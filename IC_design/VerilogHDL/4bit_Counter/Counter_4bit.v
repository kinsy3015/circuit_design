==> flow/design.v <==
module Counter_4bit #(parameter integer cnt = 0)
(
	input wire clk,
	input wire reset_b,
	input wire b_done,
	input wire en_handshake,
	output reg [8:0] a_gray_cnt = 0,
	output reg a_gray_data = 0,
	output reg a_clk_en = 1
);
reg [8:0] tmp_gray_cnt = 0;
always @ ( posedge clk or negedge reset_b ) begin
	if(!reset_b) begin
		a_clk_en <= 1;
		a_gray_cnt <= 0;
	end
	else if(!a_clk_en) begin
		if( en_handshake == 1 ) begin
			a_clk_en = 0;
		end
		if(b_done) begin
			a_clk_en <= 1;
			a_gray_cnt <= 0;
		end
		a_gray_data <= a_gray_cnt[8];
		a_gray_cnt <= { a_gray_cnt[7:0] , 1'b0 };
	end
	else begin
		if( en_handshake == 1 ) begin
			a_clk_en = 0;
		end
		a_gray_cnt <= (a_gray_cnt + cnt > 5'b01111) ? 4'b1111 : a_gray_cnt + cnt;
		if(!a_clk_en) begin
			tmp_gray_cnt = a_gray_cnt;
			a_gray_cnt[7] = tmp_gray_cnt[7];
			a_gray_cnt[6] = tmp_gray_cnt[7] ^ tmp_gray_cnt[6];
			a_gray_cnt[5] = tmp_gray_cnt[7] ^ tmp_gray_cnt[6] ^ tmp_gray_cnt[5] ;
			a_gray_cnt[4] = tmp_gray_cnt[7] ^ tmp_gray_cnt[6] ^ tmp_gray_cnt[5] ^ tmp_gray_cnt[4];
			a_gray_cnt[3] = tmp_gray_cnt[7] ^ tmp_gray_cnt[6] ^ tmp_gray_cnt[5] ^ tmp_gray_cnt[4] ^ tmp_gray_cnt[3];
			a_gray_cnt[2] = tmp_gray_cnt[7] ^ tmp_gray_cnt[6] ^ tmp_gray_cnt[5] ^ tmp_gray_cnt[4] ^ tmp_gray_cnt[3] ^ tmp_gray_cnt[2];
			a_gray_cnt[1] = tmp_gray_cnt[7] ^ tmp_gray_cnt[6] ^ tmp_gray_cnt[5] ^ tmp_gray_cnt[4] ^ tmp_gray_cnt[3] ^ tmp_gray_cnt[2] ^ tmp_gray_cnt[1];
			a_gray_cnt[0] = tmp_gray_cnt[7] ^ tmp_gray_cnt[6] ^ tmp_gray_cnt[5] ^ tmp_gray_cnt[4] ^ tmp_gray_cnt[3] ^ tmp_gray_cnt[2] ^ tmp_gray_cnt[1] ^ tmp_gray_cnt[0];
			a_gray_cnt[8] = 1;
		end
	end
end
endmodule
# Step by step through the tools: Counter_4bit
# What the tools print for Counter_4bit, step after step.
# Lines are those of the file above, counted from 1.
# Cell names lack the library's common part.
# The mark n/a stands for no value.
[inputs] top_module="Counter_4bit" clk_port="clk" cell_library="sky130hd" corner="tt_025C_1v80"

# Word-level counts
# Yosys after proc, flatten, opt, wreduce and memory -nomap, before mapping. Memory bits, and registers merged into a memory's read port (data or address), are not among the register bits. Print and check cells are not counted. Equal cells are merged and count once.
[word_totals] ff_bits=11 out_inout_bits=11 in_bits=4 elab_cells=27
[op_classes] reduce_logical=1 equal=1 muxes=13 logic=8
[ops] op="two-way mux 1 bit" count=12
[ops] op="two-way mux 9 bit" count=1
[ops] op="bitwise XOR 1 bit" count=7
[ops] op="!= test 2 bit with constant B" count=1
[ops] op="AND reduction 2 bit" count=1
[ops] op="NOT 1 bit" count=1

# Longest topological paths
# Longest topological path by Yosys (ltp), each cell counted once; first at word level (registers and memories cut), then after technology mapping (sequential cells cut; the memories' decode and read muxes count).
[logic_depth] word_depth=9 ABC_AREA=0 ltp_mapped=5

# Synthesis result
# The flow's flattened synthesis, as Yosys stat reports it; memories are mapped. The netlist is that of the ABC_AREA named above (0 if unset); the other value can give another one.
# Totals and module areas in this step are rounded.
[synth_totals] yosys_area_um2=578 flip_flops=11 cell_count=52 buf_cells=2
[types] type="dfrtp_1" count=9
[types] type="xnor2_1" count=6
[types] type="nor2_1" count=10
[types] type="mux2_2" count=3
[types] type="xnor2_2" count=2
[types] type="edfxtp_1" count=1
[types] type="dfstp_2" count=1
[types] type="a21oi_1" count=5
[types] type="xnor3_2" count=1
[types] type="buf_6" count=2
[types] type="nand2_1" count=3
[types] type="mux2i_1" count=1
[types] type="xor2_1" count=1
[types] type="a21o_1" count=1
[types] type="inv_1" count=2
[types] type="nand2b_1" count=1
[types] type="nor2b_1" count=1
[types] type="o22ai_1" count=1
[types] type="o21ai_0" count=1

# Worst setup path after synthesis
# OpenSTA on the mapped netlist: ideal clock, no wires. The path of least setup slack (recovery checks aside). Input and output delay are each 20% of the period. Register names are those of the netlist, which keeps one name where synthesis merged equal registers.
[synth_timing] path_kind="reg-to-reg" from="register a_gray_cnt[7]" to="register a_gray_cnt[0]" required_time_ns=1.511 driving_pins=6 delay_ns=1.624 path_buffers=0 clock_period_ns=1.59 launch_ns=0.000 arrival_time_ns=1.545 slack_ns=-0.034 synth_period_reached_ns=1.624
# "delay_ns" = arrival - input delay + setup time.
# "driving_pins" counts driving pins, that of a launching flip-flop among them; a cell with two outputs on the path counts twice.
# "synth_period_reached_ns" is the clock period less the worst setup slack; recovery checks do not enter. This is arithmetic on one report: input and output delays are still those of the set period (20% each).
# Between the ends stands the longest chain of elaborated cells between them, by number of cells; it is not shown to be the way that was timed. Of several equally long chains one is given.
# A line is the first line of the expression or statement that the cell stems from. Yosys adds cells for indexed reads and writes and turns some case tables into memories.
# A register here has more assigning lines than the two given.
[synth_via] cell_sequence="dfrtp_1 -> xnor2_2 -> xnor3_2 -> xnor2_1 -> nor2_1 -> mux2i_1" elab_chain_cells=9
[synth_rtl] item="from (decl)" line_no=7 source="output reg [8:0] a_gray_cnt = 0,"
[synth_rtl] item="from (assign)" line_no=26 source="a_gray_cnt <= { a_gray_cnt[7:0] , 1'b0 };"
[synth_rtl] item="from (assign)" line_no=32 source="a_gray_cnt <= (a_gray_cnt + cnt > 5'b01111) ? 4'b1111 : a_gray_cnt + cnt;"
[synth_rtl] item="bitwise XOR 1 bit x7" line_no=42 source="a_gray_cnt[0] = tmp_gray_cnt[7] ^ tmp_gray_cnt[6] ^ tmp_gray_cnt[5] ^ tmp_gray_cnt[4] ^ tmp_gray_cnt[3] ^ tmp_ ..."
[synth_rtl] item="two-way mux 1 bit" line_no=33 source="if(!a_clk_en) begin"
[synth_rtl] item="two-way mux 9 bit" line_no=17 source="else if(!a_clk_en) begin"
[synth_rtl] item="to (assign)" line_no=26
[synth_rtl] item="to (assign)" line_no=32
[synth_rtl] item="to (decl)" line_no=7

# Path in the finished layout
# From the final timing report of job 1: the path of least setup slack in the routed layout; clock arrival at registers is part of the times.
[layout_timing] path_kind="reg-to-reg" from="register a_gray_cnt[5]" to="register a_gray_cnt[0]" clock_period_ns=1.82 required_time_ns=2.01 slack_ns=0.24 driving_pins=6 arrival_time_ns=1.77 launch_ns=0.27 path_buffers=0
# Between the ends stands the longest chain of elaborated cells between them, by number of cells; it is not shown to be the way that was timed. Of several equally long chains one is given.
# A register here has more assigning lines than the two given.
[layout_via] cell_sequence="dfrtp_2 -> xnor2_2 -> xnor3_2 -> xnor2_1 -> nor2_1 -> mux2i_1" elab_chain_cells=8
[layout_rtl] item="from (decl)" line_no=7 source="output reg [8:0] a_gray_cnt = 0,"
[layout_rtl] item="from (assign)" line_no=26 source="a_gray_cnt <= { a_gray_cnt[7:0] , 1'b0 };"
[layout_rtl] item="from (assign)" line_no=32 source="a_gray_cnt <= (a_gray_cnt + cnt > 5'b01111) ? 4'b1111 : a_gray_cnt + cnt;"
[layout_rtl] item="bitwise XOR 1 bit x6" line_no=42 source="a_gray_cnt[0] = tmp_gray_cnt[7] ^ tmp_gray_cnt[6] ^ tmp_gray_cnt[5] ^ tmp_gray_cnt[4] ^ tmp_gray_cnt[3] ^ tmp_ ..."
[layout_rtl] item="two-way mux 1 bit" line_no=33 source="if(!a_clk_en) begin"
[layout_rtl] item="two-way mux 9 bit" line_no=17 source="else if(!a_clk_en) begin"
[layout_rtl] item="to (assign)" line_no=26
[layout_rtl] item="to (assign)" line_no=32
[layout_rtl] item="to (decl)" line_no=7

# Flow runs of Counter_4bit

Record of 2 stored runs of the RTL-to-layout flow on Counter_4bit, platform sky130hd. The runs are unordered. Constraints: input delay and output delay 20% of the set period each, output load 0.01 pF.
"achieved clock period" = clock period - worst setup slack. The figure is calculated, with input and output delays left at 20% of the set period.
"worst setup path time": the worst setup path's part of the clock period (all of it between registers, 20% less for each end at a port) less its slack. A launch clock that arrives late makes it longer, a capture clock that arrives late makes it shorter.
"power" is the tool's figure for a default switching activity; nothing was simulated.
Values from the reports are rounded here.
[job 1] settings: period_ns=1.82, CORE_UTILIZATION=41, SETUP_SLACK_MARGIN=0.47, PLACE_DENSITY=0.73, CELL_PAD_IN_SITES_DETAIL_PLACEMENT=0, TNS_END_PERCENT=75, SLEW_MARGIN=25, CAP_MARGIN=20, CORE_MARGIN=2
[job 1] result: chip area after synthesis (Yosys) 578 sq um, die area 1730 sq um, standard-cell area of the final layout 826 sq um, utilization 63.5 %, worst setup slack after layout 0.244 ns, total negative slack 0.000 ns, power 0.00191 W, achieved clock period 1.576 ns, worst setup path time 1.58 ns, worst setup path kind reg-to-reg
[job 2] settings: period_ns=1.87, CORE_UTILIZATION=29, CAP_MARGIN=20, CORE_MARGIN=2, SLEW_MARGIN=20
[job 2] result: chip area after synthesis (Yosys) 578 sq um, die area 2370 sq um, standard-cell area of the final layout 778 sq um, utilization 40.5 %, worst setup slack after layout 0.157 ns, total negative slack 0.000 ns, power 0.00161 W, achieved clock period 1.713 ns, worst setup path time 1.71 ns, worst setup path kind reg-to-reg
